==> flow/design.v <==
module i2s_receiver #(
    parameter MAX_SAMPLE_WIDTH = 24  
)(
    input  wire                        CLK,           
    input  wire                        RST,
    input  wire                        I2S_SCK,       
    input  wire                        I2S_WS,        
    input  wire                        I2S_SD,        
    output reg  [MAX_SAMPLE_WIDTH-1:0] sample_out,   
    output reg                         sample_valid,
    output reg                         sample_channel   
);
localparam [1:0]
    I2SR_IDLE    = 2'b00,
    I2SR_RECEIVE = 2'b01,
    I2SR_DONE    = 2'b10,
    INVALID      = 2'b11;
reg [1:0] current_state, next_state;
reg [MAX_SAMPLE_WIDTH-1:0] sample_buffer, next_sample_buffer;
reg prev_ws;  
reg prev_sck;  
task handle_idle;
    begin
        if(I2S_WS != prev_ws) begin
            next_state = I2SR_RECEIVE;
        end
    end
endtask
task handle_receive;
    begin
        if (I2S_SCK && !prev_sck) begin  
            next_sample_buffer = {sample_buffer[MAX_SAMPLE_WIDTH-2:0], I2S_SD};  
        end
        if (I2S_WS != prev_ws) begin  
            next_state = I2SR_DONE;
        end
    end
endtask
task handle_done;
    begin
        next_state = I2SR_RECEIVE;
    end
endtask
always @(*) begin
    next_sample_buffer = sample_buffer;
    next_state = current_state;
    case (current_state)
        I2SR_IDLE,
        INVALID:      handle_idle();
        I2SR_RECEIVE: handle_receive();
        I2SR_DONE:    handle_done();
    endcase
end
task handle_reset;
    begin
        sample_buffer <= 0;
        current_state <= I2SR_IDLE;
        prev_ws <= 0;
        prev_sck <= 0;
    end
endtask
always @(posedge CLK or posedge RST) begin
    if(RST) begin
        handle_reset();
    end else begin
        current_state <= next_state;
        sample_buffer <= next_sample_buffer;
        prev_ws <= I2S_WS;
        prev_sck <= I2S_SCK;
    end
end
always @(*) begin
    sample_out = sample_buffer;
    sample_valid = 0;
    sample_channel = I2S_WS;
    case (current_state)
        I2SR_IDLE: begin
            sample_out = 0;
            sample_valid = 0;
            sample_channel = 0;
        end
        I2SR_RECEIVE: begin
            sample_valid = 0;
        end
        I2SR_DONE: begin
            sample_valid = 1;
        end
        default: begin  
            sample_valid = 0;
        end
    endcase
end
endmodule
* Tool chain data of i2s_receiver *
The steps from the RTL of i2s_receiver to its reports follow in flow order.
Lines are those of the file above, counted from 1.
Operators carry their Yosys type and port widths (W data, S select, Z words).
Library cell names are shortened.
Not given: -

inputs
  top module = i2s_receiver
  clock port = CLK
  cell library = sky130hd
  timing corner = tt_025C_1v80

* Word-level counts *
Counts by Yosys on the flattened word-level netlist (proc, flatten, opt, wreduce; memories kept). Register bits leave out memories and registers merged into their read ports (data or address). Print and check cells are left out. Cells with the same type and inputs are merged into one.

word-level totals
  word-level cells = 27
  flip-flop bits (word level) = 28
  bits in latches = 0
  memories = 0
  memory bits (read-only) = 0
  bits in writable memories = 0
  clocked read ports x word width = 0

cells by class
  magnitude comparators = 0
  multipliers = 0
  reduce/logical cells = 7
  divide/modulo/power cells = 0
  mux-type cells = 8
  bitwise gates (word level) = 1
  $add $sub $neg = 0
  shifts and indexed selects = 0
  equality and inequality tests = 7

operators with widths
  kind                  count
  $mux W24              3
  $ne A2 B2 Y1 const B  3
  $pmux W2 S3           1
  $eq A2 B2 Y1 const B  2
  $reduce_and A2 Y1     2
  $mux W2               2
  $reduce_or A3 Y1      1
  $eq A2 B1 Y1 const B  1
  $logic_not A2 Y1      1
  $reduce_or A2 Y1      1
  $mux W1               2
  $ne A1 B1 Y1          1
  $logic_and A1 B1 Y1   1
  $not A1 Y1            1
  $logic_not A1 Y1      1

* Depth *
Longest topological path by Yosys (ltp), each cell counted once; first at word level (registers and memories cut), then after technology mapping (sequential cells cut; the memories' decode and read muxes count).

logic depth
  depth after elaboration = 4
  ABC_AREA = 0
  mapped depth = 4
  gate-level depth less buffers = 3

* Mapped cells and area *
Yosys stat after the flow's synthesis: flattened, memories mapped to cells. It holds for the ABC_AREA given above (unset counts as 0); a run with the other value may have another netlist.

cell types
  type      count  area in all (um^2)
  dfrtp_1   28     700.672
  mux2_2    24     270.259
  nor2b_1   26     162.656
  dfstp_2   1      26.275
  buf_6     2      22.522
  a211oi_4  1      20.019
  nand2b_4  1      13.763
  xnor2_1   1      8.758
  clkbuf_1  2      7.507
  and2_1    1      6.256
  a21oi_1   1      5.005
  buf_2     1      5.005
  nor3_1    1      5.005
  inv_1     1      3.754
  nor2_1    1      3.754

synthesis totals
  cell count = 92
  mapped area = 1261.2 um^2
  mapped flip-flops = 29

* Worst setup path after synthesis *
Source: OpenSTA report_checks on the synthesized netlist (no wires, ideal clock, input and output delay 20% of the period each), path of least setup slack; recovery checks are left aside. Register names are those of the netlist, which keeps one name where synthesis merged equal registers.

timing path post-synthesis
  path kind = reg-to-output
  start point = register current_state
  end point = output sample_out[10]
  delay of the path = 1.079 ns
  clock period = 2.54 ns
  arrival = 1.079 ns
  stages on the path = 4
  buffers on the path = 2
  setup slack = 0.953 ns
  synthesis period reached = 1.587 ns

"delay of the path" = arrival - input delay + setup time.
A path that ends at an output port has no setup time.
"stages on the path" counts driving pins, that of a launching flip-flop among them; a cell with two outputs on the path counts twice.
"synthesis period reached" is the clock period less the worst setup slack; recovery checks do not enter. This is arithmetic on one report: input and output delays are still those of the set period (20% each).
An end named without its bit number is one bit of that signal or, where synthesis recoded a state register, one of its new flip-flops.

between the ends, post-synthesis
  cells stage by stage = dfstp_2 > buf_2 > clkbuf_1 > nor2b_1

RTL lines, path post-synthesis
  what           line  source
  from (decl)    18    reg [1:0] current_state, next_state;
  from (assign)  66    current_state <= next_state;
  to (decl)      9     output reg  [MAX_SAMPLE_WIDTH-1:0] sample_out,

No chain of elaborated cells between the ends is given.

* Worst path after layout *
From the final timing report of record 1: the path of least setup slack in the routed layout; clock arrival at registers is part of the times.

timing path after layout
  path kind = reg-to-output
  start point = register current_state
  end point = output sample_out[21]
  clock period = 1.89 ns
  arrival = 1.44 ns
  buffers on the path = 3
  setup slack = 0.08 ns
  stages on the path = 5

An end named without its bit number is one bit of that signal or, where synthesis recoded a state register, one of its new flip-flops.

between the ends, after layout
  cells stage by stage = dfstp_2 > buf_12 > buf_4 > nor2b_1 > dlygate4sd2_1

RTL lines, path after layout
  what           line  source
  from (decl)    18    reg [1:0] current_state, next_state;
  from (assign)  66    current_state <= next_state;
  to (decl)      9     output reg  [MAX_SAMPLE_WIDTH-1:0] sample_out,

No chain of elaborated cells between the ends is given.

==> runs of i2s_receiver <==
Module i2s_receiver, platform sky130hd: 2 stored runs of the flow (Yosys, OpenROAD) with differing settings, in no particular order. Input and output delays are each 20% of the period that was set; the output load is 0.01 pF.
By "achieved clock period (ns)" is meant the clock period of the run minus its worst setup slack. This is arithmetic on one report: input and output delays are still those of the set period (20% each).
"worst setup path time (ns)" = time allowed to the worst setup path (clock period - input delay - output delay, where it has them) - its slack; a late launch clock adds to it, a late capture clock takes from it.
By "finish__power__total" is meant OpenSTA's value without simulated activity: inputs other than the clock are taken to toggle once in ten clock periods, and the tool carries that through the logic.

settings of record 1
{
  "period_ns": 1.89,
  "CORE_UTILIZATION": 26,
  "SETUP_SLACK_MARGIN": -0.0,
  "CORE_MARGIN": 2,
  "CELL_PAD_IN_SITES_GLOBAL_PLACEMENT": 0,
  "MIN_ROUTING_LAYER": "met1",
  "CAP_MARGIN": 20,
  "SLEW_MARGIN": 20
}
report of record 1
yosys chip area after synthesis (um^2): 1261.2
finish__design__die__area: 5423.6
finish__design__instance__area__stdcell: 1750.4
finish__timing__setup__ws: 0.075
finish__timing__setup__tns: 0.000
finish__timing__hold__ws: 0.465
finish__power__total: 2.587e-03
achieved clock period (ns): 1.815
worst setup path time (ns): 1.44
worst setup path kind: reg-to-output

settings of record 2
{
  "period_ns": 1.48,
  "SETUP_SLACK_MARGIN": 0.19,
  "CAP_MARGIN": 20,
  "CORE_MARGIN": 2,
  "CORE_UTILIZATION": 40,
  "SLEW_MARGIN": 20
}
report of record 2
yosys chip area after synthesis (um^2): 1261.2
finish__design__die__area: 3618.0
finish__design__instance__area__stdcell: 1863.0
finish__timing__setup__ws: -0.138
finish__timing__setup__tns: -4.763
finish__timing__hold__ws: 0.302
finish__power__total: 3.590e-03
achieved clock period (ns): 1.618
worst setup path time (ns): 1.62
worst setup path kind: reg-to-reg
