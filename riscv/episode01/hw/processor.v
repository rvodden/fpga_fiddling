==> flow/design.v <==
module processor
(
    input         CLK,
    input         reset,
    input  [31:0] memory_read_data,
    output [31:0] memory_address,
    output        memory_read_strobe,
    output [31:0] x1
);
    reg [31:0] register_bank [0:31];
    reg [31:0] programme_counter;
    reg [31:0] instruction;
    assign x1 = register_bank[1];  
    assign memory_address = programme_counter;
    assign memory_read_strobe = (state == k_state_fetch_instruction);
    localparam k_opcode_ALUreg = 7'b0110011;
    localparam k_opcode_ALUimm = 7'b0010011;
    wire [6:0] opcode = instruction[6:0];
    wire isALUreg = (opcode == k_opcode_ALUreg );
    wire isALUimm = {opcode == k_opcode_ALUimm };
    wire [4:0] rs1Id  = instruction[19:15];
    wire [4:0] rs2Id  = instruction[24:20];
    wire [4:0] rdId   = instruction[11:7];
    wire [2:0] funct3 = instruction[14:12];
    wire [6:0] funct7 = instruction[31:25];
    wire [31:0] iImm  = { {21{instruction[31]}}, instruction[30:20] };
    localparam k_state_fetch_instruction = 2'd0;
    localparam k_state_wait_instruction  = 2'd1;
    localparam k_state_fetch_registers   = 2'd2;
    localparam k_state_execute           = 2'd3;
    reg  [31:0] rs1;
    reg  [31:0] rs2;
    reg  [1:0]  state;
    wire [31:0] write_back_data;
    wire        write_back_enable;
    always @(posedge CLK) begin
        if(reset) begin
            programme_counter <= 0;
            state             <= k_state_fetch_instruction;
        end else begin
            if(write_back_enable && rdId != 0)
                register_bank[rdId] <= write_back_data;
            case(state)
                k_state_fetch_instruction: begin
                    state       <= k_state_wait_instruction;
                end
                k_state_wait_instruction: begin
                    instruction <= memory_read_data;
                    state       <= k_state_fetch_registers;
                end
                k_state_fetch_registers: begin
                    rs1   <= register_bank[rs1Id];
                    rs2   <= register_bank[rs2Id];
                    state <= k_state_execute;
                end
                k_state_execute: begin 
                    programme_counter <= programme_counter + 1;
                    state             <= k_state_fetch_instruction;
                end
                default: state <= k_state_fetch_instruction;
            endcase
        end
    end
    wire [31:0] alu_in_1         = rs1;
    wire [31:0] alu_in_2         = isALUreg ? rs2 : iImm;
    reg  [31:0] alu_out;
    wire  [4:0] alu_shift_amount = isALUreg ? rs2[4:0] : instruction[24:20]; 
    assign write_back_enable = (isALUreg || isALUimm)  && (state == k_state_execute);
    assign write_back_data = alu_out;
    always @(*) begin
        case(funct3)
            3'b000: alu_out = (isALUreg & funct7[5]) ? (alu_in_1 - alu_in_2) : (alu_in_1 + alu_in_2);
            3'b001: alu_out = alu_in_1 << alu_shift_amount;
            3'b010: alu_out = ( $signed(alu_in_1) < $signed(alu_in_2));
            3'b011: alu_out = (alu_in_1 < alu_in_2);
            3'b100: alu_out = (alu_in_1 ^ alu_in_2);
            3'b101: alu_out = funct7[5] ? ( $signed(alu_in_1) >>> alu_shift_amount ) : ( $signed(alu_in_2) >> alu_shift_amount );
            3'b110: alu_out = (alu_in_1 | alu_in_2);
            3'b111: alu_out = (alu_in_1 & alu_in_2);
            default: alu_out = 32'h0;
        endcase
    end
endmodule
From RTL to reports: processor:

The steps from the RTL of processor to its reports follow in flow order.
Lines are those of the file above, counted from 1.
A cell with -- has no value.

* design top: processor
* clock port: CLK
* library: sky130hd
* library corner: tt_025C_1v80

Word level:

Source: Yosys, flattened and elaborated, memories not mapped. Widths are those after wreduce. Registers that Yosys merges into a memory's read port (data or address) are not register bits. Print and check cells do not count.
Memory sizes are those after Yosys's memory passes, which may raise the word count (mostly to a power of two), join words into wider ones and drop unused or constant bits.

* flip-flop bits (word level): 66
* bits in latches: 0
* bits in writable memories: 1024
* memory bits (read-only): 0
* word width x clocked read ports: 64
* memories kept: 1
* bits of input ports: 34
* output and inout port bits: 65
* cells after elaboration: 49

* add/sub/neg operators: 3
* multiply operators: 0
* divide/modulo/power cells: 0
* magnitude comparators: 2
* equality and inequality tests: 12
* shifts and indexed selects: 3
* muxes and demuxes: 12
* bitwise logic cells: 5
* reductions and logical operators: 8

Memories
* register_bank: depth 32, bits a word 32, read ports 3, wr ports 1, RTL line 10 `reg [31:0] register_bank [0:31];`

Operator list (count)
* parallel mux 32 bit (select 8 bit): 1
* two-way mux 32 bit: 5
* less-than comparator 32 bit: 2
* adder 32 x 1 -> 32 bit (second input constant): 1
* adder 32 bit: 1
* subtractor 32 bit: 1
* AND 32 bit: 1
* OR 32 bit: 1
* XOR 32 bit: 1
* << shifter 32 x 5 -> 32 bit: 1
* right shift 32 x 5 -> 32 bit: 1
* >>> shifter 32 x 5 -> 32 bit: 1
* two-way mux 5 bit: 3
* equality test 3 bit (second input constant): 4
* parallel mux 2 bit (select 4 bit): 1
* equality test 7 x 5 -> 1 bit (second input constant): 1
* equality test 7 x 6 -> 1 bit (second input constant): 1
* equality test 3 x 2 -> 1 bit (second input constant): 2
* nonzero test 5 bit: 1
* equality test 2 bit (second input constant): 2
* AND reduction 2 bit: 2
* equality test 3 x 1 -> 1 bit (second input constant): 1
* zero test 3 bit: 1
* logical AND 1 bit: 2
* equality test 2 x 1 -> 1 bit (second input constant): 1
* zero test 2 bit: 1
* two-way mux 1 bit: 2
* AND 1 bit: 1

Other operator kinds: 2; their cells: 2.

Longest topological paths:

Longest topological path by Yosys (ltp), each cell counted once; first at word level (registers and memories cut), then after technology mapping (sequential cells cut; the memories' decode and read muxes count).

* depth after elaboration: 7
* ABC_AREA: 0
* depth in mapped cells: 21
* depth with buffers taken out: 16

Mapped cells and area:

Yosys stat after the flow's synthesis: flattened, memories mapped to cells. It holds for the ABC_AREA given above (unset counts as 0); a run with the other value may have another netlist.
The area totals of this step are shown rounded.

Cells by type
* sky130_fd_sc_hd__edfxtp_1: count 1120, total area 3.36E+04 um2
* sky130_fd_sc_hd__mux4_2: count 643, total area 1.45E+04 um2
* sky130_fd_sc_hd__ha_1: count 92, total area 1.15E+03 um2
* sky130_fd_sc_hd__mux2_2: count 99, total area 1.11E+03 um2
* sky130_fd_sc_hd__o21ai_0: count 192, total area 960.922 um2
* sky130_fd_sc_hd__mux2i_1: count 93, total area 930.893 um2
* sky130_fd_sc_hd__a21oi_1: count 184, total area 920.883 um2
* sky130_fd_sc_hd__nor2_1: count 225, total area 844.56 um2
* sky130_fd_sc_hd__nand2_1: count 222, total area 833.299 um2
* sky130_fd_sc_hd__dfxtp_1: count 36, total area 720.691 um2
* sky130_fd_sc_hd__clkbuf_1: count 177, total area 664.387 um2
* sky130_fd_sc_hd__inv_1: count 104, total area 390.374 um2
* sky130_fd_sc_hd__nand3_1: count 76, total area 380.365 um2
* sky130_fd_sc_hd__o211ai_1: count 50, total area 375.36 um2
* sky130_fd_sc_hd__a211oi_1: count 45, total area 337.824 um2
* sky130_fd_sc_hd__xnor2_1: count 35, total area 306.544 um2
* sky130_fd_sc_hd__xor2_1: count 30, total area 262.752 um2
* sky130_fd_sc_hd__buf_1: count 69, total area 258.998 um2

Other cell types: 78; their cells: 478.

* standard cells after synthesis: 3970
* synthesis area: 0.0621 mm2
* sequential part of the area: 0.0344 mm2
* flip-flops: 1156
* buffer cells: 295

Path before layout:

OpenSTA on the mapped netlist: ideal clock, no wires. The path of least setup slack (recovery checks aside). Input and output delay are each 20% of the period. Register names are those of the netlist, which keeps one name where synthesis merged equal registers.

* path type: reg-to-reg
* from: reg instruction[2]
* to: mem register_bank[0][27]
* clock period: 7290 ps
* setup time: 454 ps
* time at the first pin: 0 ps
* data arrival time: 5432 ps
* data required time: 6836 ps
* path slack: 1404 ps
* delay of the path: 5886 ps
* stages on the path: 21
* buffers on the path: 5
* period reached after synthesis: 5886 ps

"delay of the path" = arrival - input delay + setup time.
"stages on the path": output pins that drive a net of the path, with the launching flip-flop's if there is one; two outputs of one cell count as two.
"period reached after synthesis" is the clock period less the worst setup slack; recovery checks do not enter. This is arithmetic on one report: input and output delays are still those of the set period (20% each).

* path through: sky130_fd_sc_hd__edfxtp_1 > sky130_fd_sc_hd__nand4bb_4 > sky130_fd_sc_hd__buf_4 > sky130_fd_sc_hd__nor2_2 > sky130_fd_sc_hd__buf_2 > sky130_fd_sc_hd__buf_2 > sky130_fd_sc_hd__buf_1 > sky130_fd_sc_hd__nand2_1 > sky130_fd_sc_hd__nand2_1 > sky130_fd_sc_hd__inv_1 > sky130_fd_sc_hd__ha_1 > sky130_fd_sc_hd__buf_2 > sky130_fd_sc_hd__nand2_1 > sky130_fd_sc_hd__or4b_1 > sky130_fd_sc_hd__a211o_1 > sky130_fd_sc_hd__a211o_1 > sky130_fd_sc_hd__a31o_1 > sky130_fd_sc_hd__o41ai_1 > sky130_fd_sc_hd__a21oi_1 > sky130_fd_sc_hd__xnor2_1 > sky130_fd_sc_hd__o21ai_0

RTL lines, path after synthesis
* start: declaration: RTL line 12 `reg [31:0] instruction;`
* start: assignment: RTL line 48 `instruction <= memory_read_data;`
* end: declaration: RTL line 10 `reg [31:0] register_bank [0:31];`

Chain of elaborated cells between the ends: none given.

Worst path after layout:

Path of least setup slack in the final report of record 1 (OpenROAD, finished layout, wires in). Where an end is a register, its clock arrival counts in the times.
The report prints the path's times to 10 ps; the period is as set.

* path type: reg-to-reg
* from: reg instruction[6]
* to: mem register_bank[0][30]
* clock period: 6800 ps
* setup time: 320 ps
* time at the first pin: 830 ps
* data arrival time: 6130 ps
* data required time: 7230 ps
* path slack: 1100 ps
* stages on the path: 16
* buffers on the path: 1

* path through: sky130_fd_sc_hd__edfxtp_1 > sky130_fd_sc_hd__and3b_1 > sky130_fd_sc_hd__nand3_4 > sky130_fd_sc_hd__nand2_4 > sky130_fd_sc_hd__buf_4 > sky130_fd_sc_hd__ha_1 > sky130_fd_sc_hd__inv_1 > sky130_fd_sc_hd__ha_1 > sky130_fd_sc_hd__a31oi_1 > sky130_fd_sc_hd__o2111ai_1 > sky130_fd_sc_hd__nand3_1 > sky130_fd_sc_hd__nand2_1 > sky130_fd_sc_hd__nor2_1 > sky130_fd_sc_hd__o211ai_1 > sky130_fd_sc_hd__o311ai_1 > sky130_fd_sc_hd__or2_1

RTL lines, path after layout
* start: declaration: RTL line 12 `reg [31:0] instruction;`
* start: assignment: RTL line 48 `instruction <= memory_read_data;`
* end: declaration: RTL line 10 `reg [31:0] register_bank [0:31];`

Chain of elaborated cells between the ends: none given.

Add stored flow runs of processor

Settings and measured results of 2 stored flow runs for module processor (sky130hd), not sorted in any way. The constraints put input and output delay at 20% of the set period each and load the outputs with 0.01 pF.
"period reached" is the run's clock period less its worst setup slack. It is reckoned from that one timing run; input and output delays stay at 20% of the period that was set.
"total power of the final layout" rests on the timing tool's default activity at the inputs, not on a simulated workload.
Values from the reports are rounded here.

### Record 1

==> flow/run.sh <==
#!/bin/bash
# the make line also repeats the synthesis and layout settings of config.mk as NAME=value (left out here)
make -C /OpenROAD-flow-scripts/flow DESIGN_CONFIG=/design/flow/config.mk WORK_HOME=/design/flow/orfs CLKGATE_MAP_FILE= finish
==> flow/config.mk <==
export PLATFORM = sky130hd
export DESIGN_NAME = processor
export DESIGN_NICKNAME = processor
export VERILOG_FILES = /design/flow/design.v
export SDC_FILE = /design/flow/constraint.sdc
export NUM_CORES = 4
export LEC_CHECK = 0
export CAP_MARGIN = 20
export CORE_MARGIN = 2
export CORE_UTILIZATION = 40
export SETUP_SLACK_MARGIN = 0.72
export SLEW_MARGIN = 20
==> flow/constraint.sdc <==
create_clock -name core_clock -period 6.8 [get_ports {CLK}]
set_input_delay 1.3600 -clock core_clock [delete_from_list [all_inputs] [get_ports {CLK}]]
set_output_delay 1.3600 -clock core_clock [all_outputs]
set_load 0.01 [all_outputs]

Results of record 1:
- Sum of negative setup slack: 0 ps
- Period reached: 5,704 ps
- Area inside the die boundary: 0.158 mm2
- Yosys chip area after synthesis: 0.0621 mm2
- Area of the standard cells in the finished layout: 0.0706 mm2
- Worst setup slack after layout: 1,100 ps
- Total power of the final layout: 16,200 uW

### Record 2

==> flow/run.sh <==
#!/bin/bash
# the make line also repeats the synthesis and layout settings of config.mk as NAME=value (left out here)
make -C /OpenROAD-flow-scripts/flow DESIGN_CONFIG=/design/flow/config.mk WORK_HOME=/design/flow/orfs CLKGATE_MAP_FILE= finish
==> flow/config.mk <==
export PLATFORM = sky130hd
export DESIGN_NAME = processor
export DESIGN_NICKNAME = processor
export VERILOG_FILES = /design/flow/design.v
export SDC_FILE = /design/flow/constraint.sdc
export NUM_CORES = 4
export LEC_CHECK = 0
export CAP_MARGIN = 15
export CORE_ASPECT_RATIO = 0.68
export CORE_MARGIN = 2
export CORE_UTILIZATION = 72
export CTS_CLUSTER_DIAMETER = 224
export GPL_ROUTABILITY_DRIVEN = 1
export MAX_ROUTING_LAYER = met5
export PLACE_DENSITY_LB_ADDON = 0.07
export SETUP_SLACK_MARGIN = 0.08
export SLEW_MARGIN = 40
==> flow/constraint.sdc <==
create_clock -name core_clock -period 5.42 [get_ports {CLK}]
set_input_delay 1.0840 -clock core_clock [delete_from_list [all_inputs] [get_ports {CLK}]]
set_output_delay 1.0840 -clock core_clock [all_outputs]
set_load 0.01 [all_outputs]

Outcome of record 2: no results, routing failed with GRT-0116
